==> flow/design.v <==
module uart(
	Clk,		 
	Rst,		 
	data_byte,	 
	send_en,		 
	baud_set,	 
	Rs232_Tx,	 
	data_w,	 
	check1		 
);
input Clk;
input Rst;
input [7:0]data_byte;
input send_en;
input [2:0]baud_set;
output Rs232_Tx;
output [7:0]data_w;
output check1;
wire led;
wire Rx_Done;
	uart_byte_tx uart_byte_tx(
		.Clk(Clk),
		.Rst_n(Rst),
		.data_byte(data_byte),
		.send_en(send_en),
		.baud_set(3'd0),
		.Rs232_Tx(Rs232_Tx),
		.Tx_Done(),
		.uart_state(led)
	);
	uart_byte_rx uart_byte_rx(
		.Clk(Clk),
		.Rst_n(Rst),
		.baud_set(3'd0),
		.Rs232_Rx(Rs232_Tx),
		.data_byte(data_w),
		.check1(check1),
		.Rx_Done(Rx_Done)
	);
endmodule
module uart_byte_rx(
	Clk,
	Rst_n,
	baud_set,
	Rs232_Rx,
	data_byte,
	check1,
	Rx_Done
);
	input Clk;
	input Rst_n;
	input [2:0]baud_set;
	input Rs232_Rx;
	output reg [7:0]data_byte;
	output reg Rx_Done;	
	output reg check1;
	reg s0_Rs232_Rx,s1_Rs232_Rx; 
	reg tmp0_Rs232_Rx,tmp1_Rs232_Rx; 
	reg [15:0]bps_DR;		 
	reg [15:0]div_cnt;	 
	reg bps_clk; 
	reg [7:0]bps_cnt;
	reg [2:0]Check;
	reg uart_state;
	reg [2:0] r_data_byte [7:0];
	reg [7:0] tmp_data_byte;
	reg [2:0] START_BIT,STOP_BIT;
	wire nedege;
	always@(posedge Clk or negedge Rst_n)
	if(!Rst_n)begin
		s0_Rs232_Rx <= 1'b0;
		s1_Rs232_Rx <= 1'b0;	
	end
	else begin
		s0_Rs232_Rx <= Rs232_Rx;
		s1_Rs232_Rx <= s0_Rs232_Rx;	
	end
	always@(posedge Clk or negedge Rst_n)
	if(!Rst_n)begin
		tmp0_Rs232_Rx <= 1'b0;
		tmp1_Rs232_Rx <= 1'b0;	
	end
	else begin
		tmp0_Rs232_Rx <= s1_Rs232_Rx;
		tmp1_Rs232_Rx <= tmp0_Rs232_Rx;	
	end
	assign nedege = !tmp0_Rs232_Rx & tmp1_Rs232_Rx;
	always@(posedge Clk or negedge Rst_n)
	if(!Rst_n)
		bps_DR <= 16'd324;
	else begin
		case(baud_set)
			0:bps_DR <= 16'd324;
			1:bps_DR <= 16'd162;
			2:bps_DR <= 16'd80;
			3:bps_DR <= 16'd53;
			4:bps_DR <= 16'd26;
			default:bps_DR <= 16'd324;			
		endcase
	end
	always@(posedge Clk or negedge Rst_n)
		if(!Rst_n)
			div_cnt <= 16'd0;
		else 
		if(uart_state)	
			begin
				if(div_cnt == bps_DR)		 
					div_cnt <= 16'd0;
				else
					div_cnt <= div_cnt + 1'b1;
			end
		else
			div_cnt <= 16'd0;
	always@(posedge Clk or negedge Rst_n)	 
		if(!Rst_n)
			bps_clk <= 1'b0;
		else if(div_cnt == 16'd1)
			bps_clk <= 1'b1;
		else
			bps_clk <= 1'b0;
	always@(posedge Clk or negedge Rst_n)		 
	if(!Rst_n)	
		bps_cnt <= 8'd0;
	else if(bps_cnt == 8'd175 | (bps_cnt == 8'd12 && (START_BIT > 2)))
		bps_cnt <= 8'd0;
	else if(bps_clk)
		bps_cnt <= bps_cnt + 1'b1;
	else
		bps_cnt <= bps_cnt;
	always@(posedge Clk or negedge Rst_n)
		if(!Rst_n)
			Rx_Done <= 1'b0;
		else if(bps_cnt == 8'd175)
			Rx_Done <= 1'b1;
		else
			Rx_Done <= 1'b0;
	always@(posedge Clk or negedge Rst_n)	 
		if(!Rst_n)
			data_byte <= 8'd0;
		else if(bps_cnt == 8'd175)
		begin
			data_byte[0] <= r_data_byte[0][2];
			data_byte[1] <= r_data_byte[1][2];
			data_byte[2] <= r_data_byte[2][2];
			data_byte[3] <= r_data_byte[3][2];
			data_byte[4] <= r_data_byte[4][2];
			data_byte[5] <= r_data_byte[5][2];
			data_byte[6] <= r_data_byte[6][2];
			data_byte[7] <= r_data_byte[7][2];
			check1 <= Check[0];			
		end	
	always@(posedge Clk or negedge Rst_n)
	if(!Rst_n)begin
		START_BIT = 3'd0;
		r_data_byte[0] <= 3'd0;
		r_data_byte[1] <= 3'd0;
		r_data_byte[2] <= 3'd0;
		r_data_byte[3] <= 3'd0;
		r_data_byte[4] <= 3'd0;
		r_data_byte[5] <= 3'd0;
		r_data_byte[6] <= 3'd0;
		r_data_byte[7] <= 3'd0;
		Check <= 3'd0;
		STOP_BIT = 3'd0;
	end
	else if(bps_clk)begin
		case(bps_cnt)
			0:begin
					START_BIT = 3'd0;
					r_data_byte[0] <= 3'd0;
					r_data_byte[1] <= 3'd0;
					r_data_byte[2] <= 3'd0;
					r_data_byte[3] <= 3'd0;
					r_data_byte[4] <= 3'd0;
					r_data_byte[5] <= 3'd0;
					r_data_byte[6] <= 3'd0;
					r_data_byte[7] <= 3'd0;
					STOP_BIT = 3'd0;			
				end
			6,7,8,9,10,11:START_BIT <= START_BIT + s1_Rs232_Rx;
			22,23,24,25,26,27:r_data_byte[0] <= r_data_byte[0] + s1_Rs232_Rx;
			38,39,40,41,42,43:r_data_byte[1] <= r_data_byte[1] + s1_Rs232_Rx;
			54,55,56,57,58,59:r_data_byte[2] <= r_data_byte[2] + s1_Rs232_Rx;
			70,71,72,73,74,75:r_data_byte[3] <= r_data_byte[3] + s1_Rs232_Rx;
			86,87,88,89,90,91:r_data_byte[4] <= r_data_byte[4] + s1_Rs232_Rx;
			102,103,104,105,106,107:r_data_byte[5] <= r_data_byte[5] + s1_Rs232_Rx;
			118,119,120,121,122,123:r_data_byte[6] <= r_data_byte[6] + s1_Rs232_Rx;
			134,135,136,137,138,139:r_data_byte[7] <= r_data_byte[7] + s1_Rs232_Rx;
			150,151,152,153,154,155:Check <= Check + s1_Rs232_Rx;
			166,167,168,169,170,171:STOP_BIT <= STOP_BIT + s1_Rs232_Rx;
			default:
				begin
					START_BIT = START_BIT;
					r_data_byte[0] <= r_data_byte[0];
					r_data_byte[1] <= r_data_byte[1];
					r_data_byte[2] <= r_data_byte[2];
					r_data_byte[3] <= r_data_byte[3];
					r_data_byte[4] <= r_data_byte[4];
					r_data_byte[5] <= r_data_byte[5];
					r_data_byte[6] <= r_data_byte[6];
					r_data_byte[7] <= r_data_byte[7];
					STOP_BIT = STOP_BIT;						
				end
		endcase
	end
	always@(posedge Clk or negedge Rst_n)		 
	if(!Rst_n)
		uart_state <= 1'b0;
	else if(nedege)
		uart_state <= 1'b1;
	else if(Rx_Done || (bps_cnt == 8'd12 && (START_BIT > 2)))
		uart_state <= 1'b0;
	else
		uart_state <= uart_state;		
endmodule
module uart_byte_tx(
	Clk,
	Rst_n,
	data_byte,
	send_en,
	baud_set,
	Rs232_Tx,
	Tx_Done,
	uart_state
);
	input Clk;
	input Rst_n;
	input [7:0]data_byte;
	input send_en;
	input [2:0]baud_set;
	output reg Rs232_Tx;
	output reg Tx_Done;
	output reg uart_state;	 
	reg bps_clk;	 
	reg [15:0]div_cnt; 
	reg [15:0]bps_DR; 
	reg [3:0]bps_cnt; 
	reg [7:0]r_data_byte;
	reg [2:0]Check;
	localparam START_BIT = 1'b0;		 
	localparam STOP_BIT = 1'b1;		 
	always@(posedge Clk or negedge Rst_n)
		if(!Rst_n)
			uart_state <= 1'b0;
		else if(send_en)
			uart_state <= 1'b1;
		else if(bps_cnt == 4'd11)
			uart_state <= 1'b0;
		else
			uart_state <= uart_state;
	always@(posedge Clk or negedge Rst_n)
		if(!Rst_n)
			r_data_byte <= 8'd0;
		else if(send_en)
			r_data_byte <= data_byte;
		else
			r_data_byte <= r_data_byte;
	always@(posedge Clk or negedge Rst_n)
		if(!Rst_n)
			bps_DR <= 16'd5207;
		else
			begin
				case(baud_set)
					0:bps_DR <= 16'd5207;
					1:bps_DR <= 16'd2603;
					2:bps_DR <= 16'd1301;
					3:bps_DR <= 16'd867;
					4:bps_DR <= 16'd433;
					default:bps_DR <= 16'd5207;			
				endcase
			end	
	always@(posedge Clk or negedge Rst_n)
		if(!Rst_n)
			div_cnt <= 16'd0;
		else if(uart_state)
			begin
				if(div_cnt == bps_DR)			 
					div_cnt <= 16'd0;
				else
					div_cnt <= div_cnt + 1'b1;
			end
		else
			div_cnt <= 16'd0;
	always@(posedge Clk or negedge Rst_n)
		if(!Rst_n)
			bps_clk <= 1'b0;
		else if(div_cnt == 16'd1)
			bps_clk <= 1'b1;
		else
			bps_clk <= 1'b0;
	always@(posedge Clk or negedge Rst_n)
	if(!Rst_n)	
		bps_cnt <= 4'd0;
	else if(bps_cnt == 4'd12)			 
		bps_cnt <= 4'd0;
	else if(bps_clk)
		bps_cnt <= bps_cnt + 1'b1;
	else
		bps_cnt <= bps_cnt;
	always@(posedge Clk or negedge Rst_n)
	if(!Rst_n)
		Tx_Done <= 1'b0;
	else if(bps_cnt == 4'd11)
		Tx_Done <= 1'b1;
	else
		Tx_Done <= 1'b0;
	always Check <= r_data_byte[0]+r_data_byte[1]+r_data_byte[2]+r_data_byte[3]+r_data_byte[4]+r_data_byte[5]+r_data_byte[6]+r_data_byte[7];
	always@(posedge Clk or negedge Rst_n)
	if(!Rst_n)
		Rs232_Tx <= 1'b1;
	else begin
		case(bps_cnt)
			0:Rs232_Tx <= 1'b1;
			1:Rs232_Tx <= START_BIT;
			2:Rs232_Tx <= r_data_byte[0];
			3:Rs232_Tx <= r_data_byte[1];
			4:Rs232_Tx <= r_data_byte[2];
			5:Rs232_Tx <= r_data_byte[3];
			6:Rs232_Tx <= r_data_byte[4];
			7:Rs232_Tx <= r_data_byte[5];
			8:Rs232_Tx <= r_data_byte[6];
			9:Rs232_Tx <= r_data_byte[7];
			10:Rs232_Tx <= Check[0];
			11:Rs232_Tx <= STOP_BIT;
			default:Rs232_Tx <= 1'b1;
		endcase
	end	
endmodule
# [Tool chain data of uart]
# The steps from the RTL of uart to its reports follow in flow order.
# Lines are those of the file above, counted from 1.
# Cell names lack the library's common part.
# The mark - stands for no value.
[inputs] top_module="uart" clock_port="Clk" lib="sky130hd" corner="tt_025C_1v80"

# [Elaborated design]
# Source: Yosys, flattened and elaborated. Widths are those after wreduce. Registers that Yosys merges into a memory's read port (data or address) are not register bits. Print and check cells do not count. Equal cells are merged and count once.
[classes] addsub=21 cmp=1 equal=78 muxes=25 logic=2 reduce_logical=38
[op_table] operator="8-bit by 7-bit == test with 1-bit output (second input constant)" n=24
[op_table] operator="8-bit == test (second input constant)" n=13
[op_table] operator="8-bit by 6-bit == test with 1-bit output (second input constant)" n=12
[op_table] operator="16-bit two-way mux" n=4
[op_table] operator="6-bit OR reduction" n=10
[op_table] operator="3-bit case mux with 2-bit select" n=9
[op_table] operator="8-bit by 5-bit == test with 1-bit output (second input constant)" n=6
[op_table] operator="8-bit by 4-bit == test with 1-bit output (second input constant)" n=5
[op_table] operator="16-bit by 1-bit adder with 16-bit output (second input constant)" n=2
[op_table] operator="16-bit by 1-bit == test with 1-bit output (second input constant)" n=2
[op_table] operator="3-bit by 1-bit adder with 3-bit output" n=10
[op_table] operator="2-bit nonzero test" n=13
[op_table] operator="2-bit AND reduction" n=11
[op_table] operator="4-bit == test (second input constant)" n=5
[op_table] operator="16-bit by 13-bit == test with 1-bit output (second input constant)" n=1
[op_table] operator="16-bit by 9-bit == test with 1-bit output (second input constant)" n=1
[op_table] operator="4-bit by 3-bit == test with 1-bit output (second input constant)" n=4
[op_table] operator="8-bit by 3-bit == test with 1-bit output (second input constant)" n=2
[op_table] operator="8-bit two-way mux" n=2
[op_table] operator="1-bit case mux with 10-bit select" n=1
[op_table] operator="4-bit by 2-bit == test with 1-bit output (second input constant)" n=2
[op_table] operator="8-bit by 1-bit adder with 8-bit output (second input constant)" n=1
[op_table] operator="8-bit logical NOT" n=1
[op_table] operator="4-bit two-way mux" n=2
[op_table] operator="1-bit adder" n=7
[op_table] operator="1-bit two-way mux" n=7
[op_table] operator="4-bit by 1-bit adder with 4-bit output (second input constant)" n=1
[op_table] operator="4-bit by 1-bit == test with 1-bit output (second input constant)" n=1
# Other operator kinds: 6; their cells: 6.
[word_totals] reg_bits=101 in_bits=14 out_inout_bits=10 wordCells=199

# [Depth]
# Depth = most cells in a row (Yosys ltp): at word level without a register or memory, in the mapped netlist without a sequential cell, where the memories' decode and read muxes count.
[depth] word_depth=8 abc_area=1 ltp_mapped=11

# [Synthesis result]
# Source: synth_stat.txt of the flow (Yosys; design flattened, memories mapped). It holds for the ABC_AREA given above (unset counts as 0); a run with the other value may have another netlist.
[by_type] cell="dfrtp_1" n=97 area_total_um2=2.43E+03
[by_type] cell="nand2_1" n=187 area_total_um2=701.923
[by_type] cell="ha_1" n=31 area_total_um2=387.872
[by_type] cell="nor2_1" n=90 area_total_um2=337.824
[by_type] cell="nand3_1" n=60 area_total_um2=300.288
[by_type] cell="inv_1" n=73 area_total_um2=274.013
[by_type] cell="xor2_1" n=18 area_total_um2=157.651
[by_type] cell="nor3_1" n=28 area_total_um2=140.134
[by_type] cell="nand4_1" n=17 area_total_um2=106.352
[by_type] cell="xnor2_1" n=12 area_total_um2=105.101
[by_type] cell="o21ai_0" n=13 area_total_um2=65.062
[by_type] cell="nor4_1" n=7 area_total_um2=43.792
[by_type] cell="a21oi_1" n=7 area_total_um2=35.034
[by_type] cell="nand2_2" n=5 area_total_um2=31.28
[by_type] cell="edfxtp_1" n=1 area_total_um2=30.029
[by_type] cell="dfstp_2" n=1 area_total_um2=26.275
[by_type] cell="nor2_4" n=2 area_total_um2=22.522
[by_type] cell="buf_2" n=4 area_total_um2=20.019
# Not listed: further types 11, cells in them 21.
[mapped] cell_count=674 area_um2=5343.9 sequential_area_um2=2483.6 ffs=99 buf_cells=9

# [Worst setup path after synthesis]
# OpenSTA on the mapped netlist: ideal clock, no wires. The path of least setup slack (recovery checks aside). Input and output delay are each 20% of the period. Register names are those of the netlist, which keeps one name where synthesis merged equal registers.
[synth_path] path_kind="register to register" start="register uart_byte_rx.bps_cnt[0]" end="register uart_byte_rx.r_data_byte[5][2]" period_ns=2.5 setup_time_ns=0.117 launch_ns=0.000 arrival_ns=1.321 t_required_ns=2.383 slack_ns=1.062 delay_ns=1.438 path_stages=10 path_buffers=0 synth_period_reached_ns=1.438
# "delay_ns" = arrival - input delay + setup time.
# "path_stages" counts driving pins, that of a launching flip-flop among them; a cell with two outputs on the path counts twice.
# "synth_period_reached_ns" is the clock period less the worst setup slack; recovery checks do not enter. This is arithmetic on one report: input and output delays are still those of the set period (20% each).
# The rows between start and end are the longest chain of elaborated cells between them; the timing report does not say that the signal goes this way. Where chains are equally long, one stands for them.
# Each line given opens the expression or statement behind the cell; cells for indexed reads and writes are added by Yosys, which also makes memories of some case tables.
# At most two assigning lines are given for a register; there are more.
[synth_between] path_cell_list="dfrtp_1 -> inv_1 -> ha_1 -> o21bai_1 -> nand2_1 -> nand4_1 -> nand2_1 -> nand2_1 -> nand2_1 -> nand2_1" elab_chain_len=4 cone_cells=11 cone_lines=1 cone_classes="eq/ne: 6; mux: 1; reduce/logical: 4"
[synth_lines] item="from (decl)" line=62 text="reg [7:0]bps_cnt;"
[synth_lines] item="from (assign)" line=127 text="bps_cnt <= bps_cnt + 1'b1;"
[synth_lines] item="from (assign)" line=129 text="bps_cnt <= bps_cnt;"
[synth_lines] item="8-bit by 7-bit == test with 1-bit output" line=167 text="case(bps_cnt)"
[synth_lines] item="6-bit OR reduction" line=167
[synth_lines] item="2-bit nonzero test"
[synth_lines] item="2-bit AND reduction"
[synth_lines] item="to (assign)" line=186 text="102,103,104,105,106,107:r_data_byte[5] <= r_data_byte[5] + s1_Rs232_Rx;"
[synth_lines] item="to (assign)" line=199 text="r_data_byte[5] <= r_data_byte[5];"
[synth_lines] item="to (decl)" line=65 text="reg [2:0] r_data_byte [7:0];"

# [Path in the finished layout]
# From the final timing report of run A: the path of least setup slack in the routed layout; clock arrival at registers is part of the times.
[layout_path] path_kind="register to register" start="register uart_byte_rx.bps_cnt[0]" end="register uart_byte_rx.r_data_byte[1][0]" period_ns=1.73 setup_time_ns=0.10 launch_ns=0.36 arrival_ns=1.91 t_required_ns=1.98 slack_ns=0.07 path_stages=11 path_buffers=3
# The rows between start and end are the longest chain of elaborated cells between them; the timing report does not say that the signal goes this way. Where chains are equally long, one stands for them.
# At most two assigning lines are given for a register; there are more.
[layout_between] path_cell_list="dfrtp_2 -> buf_4 -> ha_4 -> nor2_2 -> nand2_2 -> buf_6 -> nand4_1 -> buf_4 -> inv_1 -> nand3_1 -> nand2_1" elab_chain_len=4 cone_cells=11 cone_lines=1 cone_classes="eq/ne: 6; mux: 1; reduce/logical: 4"
[layout_lines] item="from (decl)" line=62 text="reg [7:0]bps_cnt;"
[layout_lines] item="from (assign)" line=127 text="bps_cnt <= bps_cnt + 1'b1;"
[layout_lines] item="from (assign)" line=129 text="bps_cnt <= bps_cnt;"
[layout_lines] item="8-bit by 6-bit == test with 1-bit output" line=167 text="case(bps_cnt)"
[layout_lines] item="6-bit OR reduction" line=167
[layout_lines] item="2-bit nonzero test"
[layout_lines] item="2-bit AND reduction"
[layout_lines] item="to (assign)" line=182 text="38,39,40,41,42,43:r_data_byte[1] <= r_data_byte[1] + s1_Rs232_Rx;"
[layout_lines] item="to (assign)" line=195 text="r_data_byte[1] <= r_data_byte[1];"
[layout_lines] item="to (decl)" line=65 text="reg [2:0] r_data_byte [7:0];"

Add stored flow runs of uart

Below are 2 stored runs of the flow (Yosys, OpenROAD; platform sky130hd) on uart, each with its settings and what was measured, unordered. Constraints: input delay and output delay 20% of the set period each, output load 0.01 pF.
"period_less_ws_ns" means the clock period less the worst setup slack. The figure is calculated, with input and output delays left at 20% of the set period.
By "timing.worst_path_ns" is meant the share of the clock period that the worst setup path is allowed (20% is reserved at inputs, 20% at outputs), minus its slack. Clock arrival times at its registers enter into it.
"final_power_w": no workload was simulated; the value follows from the tool's default switching activity.

[flow] run A: files
==> flow/run.sh <==
#!/bin/bash
# the make line also repeats the synthesis and layout settings of config.mk as NAME=value (left out here)
make -C /OpenROAD-flow-scripts/flow DESIGN_CONFIG=/design/flow/config.mk WORK_HOME=/design/flow/orfs CLKGATE_MAP_FILE= finish
==> flow/config.mk <==
export PLATFORM = sky130hd
export DESIGN_NAME = uart
export DESIGN_NICKNAME = uart
export VERILOG_FILES = /design/flow/design.v
export SDC_FILE = /design/flow/constraint.sdc
export NUM_CORES = 4
export LEC_CHECK = 0
export ABC_AREA = 1
export CAP_MARGIN = 20
export CORE_ASPECT_RATIO = 0.56
export CORE_MARGIN = 8
export CORE_UTILIZATION = 18
export CTS_CLUSTER_SIZE = 12
export GPL_TIMING_DRIVEN = 1
export MAX_ROUTING_LAYER = met4
export PLACE_DENSITY_LB_ADDON = 0.26
export SETUP_SLACK_MARGIN = 0.1
export SLEW_MARGIN = 5
export TNS_END_PERCENT = 50
==> flow/constraint.sdc <==
create_clock -name core_clock -period 1.73 [get_ports {Clk}]
set_input_delay 0.3460 -clock core_clock [delete_from_list [all_inputs] [get_ports {Clk}]]
set_output_delay 0.3460 -clock core_clock [all_outputs]
set_load 0.01 [all_outputs]

[flow] run A: metrics
[metrics] setup_ws_ns = 0.075
[metrics] timing.worst_path_ns = 1.66
[metrics] timing.worst_path_kind = register to register
[metrics] die_um2 = 35691.5
[metrics] tns_setup_ns = 0.000
[metrics] period_less_ws_ns = 1.655
[metrics] final_power_w = 0.004779
[metrics] final_stdcell_area_um2 = 6824.0
[metrics] yosys.chip_area_um2 = 5343.9
[metrics] post_route_util_pct = 23.3

[flow] run B: files
==> flow/run.sh <==
#!/bin/bash
# the make line also repeats the synthesis and layout settings of config.mk as NAME=value (left out here)
make -C /OpenROAD-flow-scripts/flow DESIGN_CONFIG=/design/flow/config.mk WORK_HOME=/design/flow/orfs CLKGATE_MAP_FILE= finish
==> flow/config.mk <==
export PLATFORM = sky130hd
export DESIGN_NAME = uart
export DESIGN_NICKNAME = uart
export VERILOG_FILES = /design/flow/design.v
export SDC_FILE = /design/flow/constraint.sdc
export NUM_CORES = 4
export LEC_CHECK = 0
export CAP_MARGIN = 10
export CELL_PAD_IN_SITES_DETAIL_PLACEMENT = 1
export CORE_ASPECT_RATIO = 1.22
export CORE_MARGIN = 2
export CORE_UTILIZATION = 71
export CTS_CLUSTER_SIZE = 98
export PLACE_DENSITY_LB_ADDON = 0.06
export SETUP_SLACK_MARGIN = 0.38
export SLEW_MARGIN = 20
==> flow/constraint.sdc <==
create_clock -name core_clock -period 2.0 [get_ports {Clk}]
set_input_delay 0.4000 -clock core_clock [delete_from_list [all_inputs] [get_ports {Clk}]]
set_output_delay 0.4000 -clock core_clock [all_outputs]
set_load 0.01 [all_outputs]

[flow] run B: no final report: placement broke off with DPL-0033
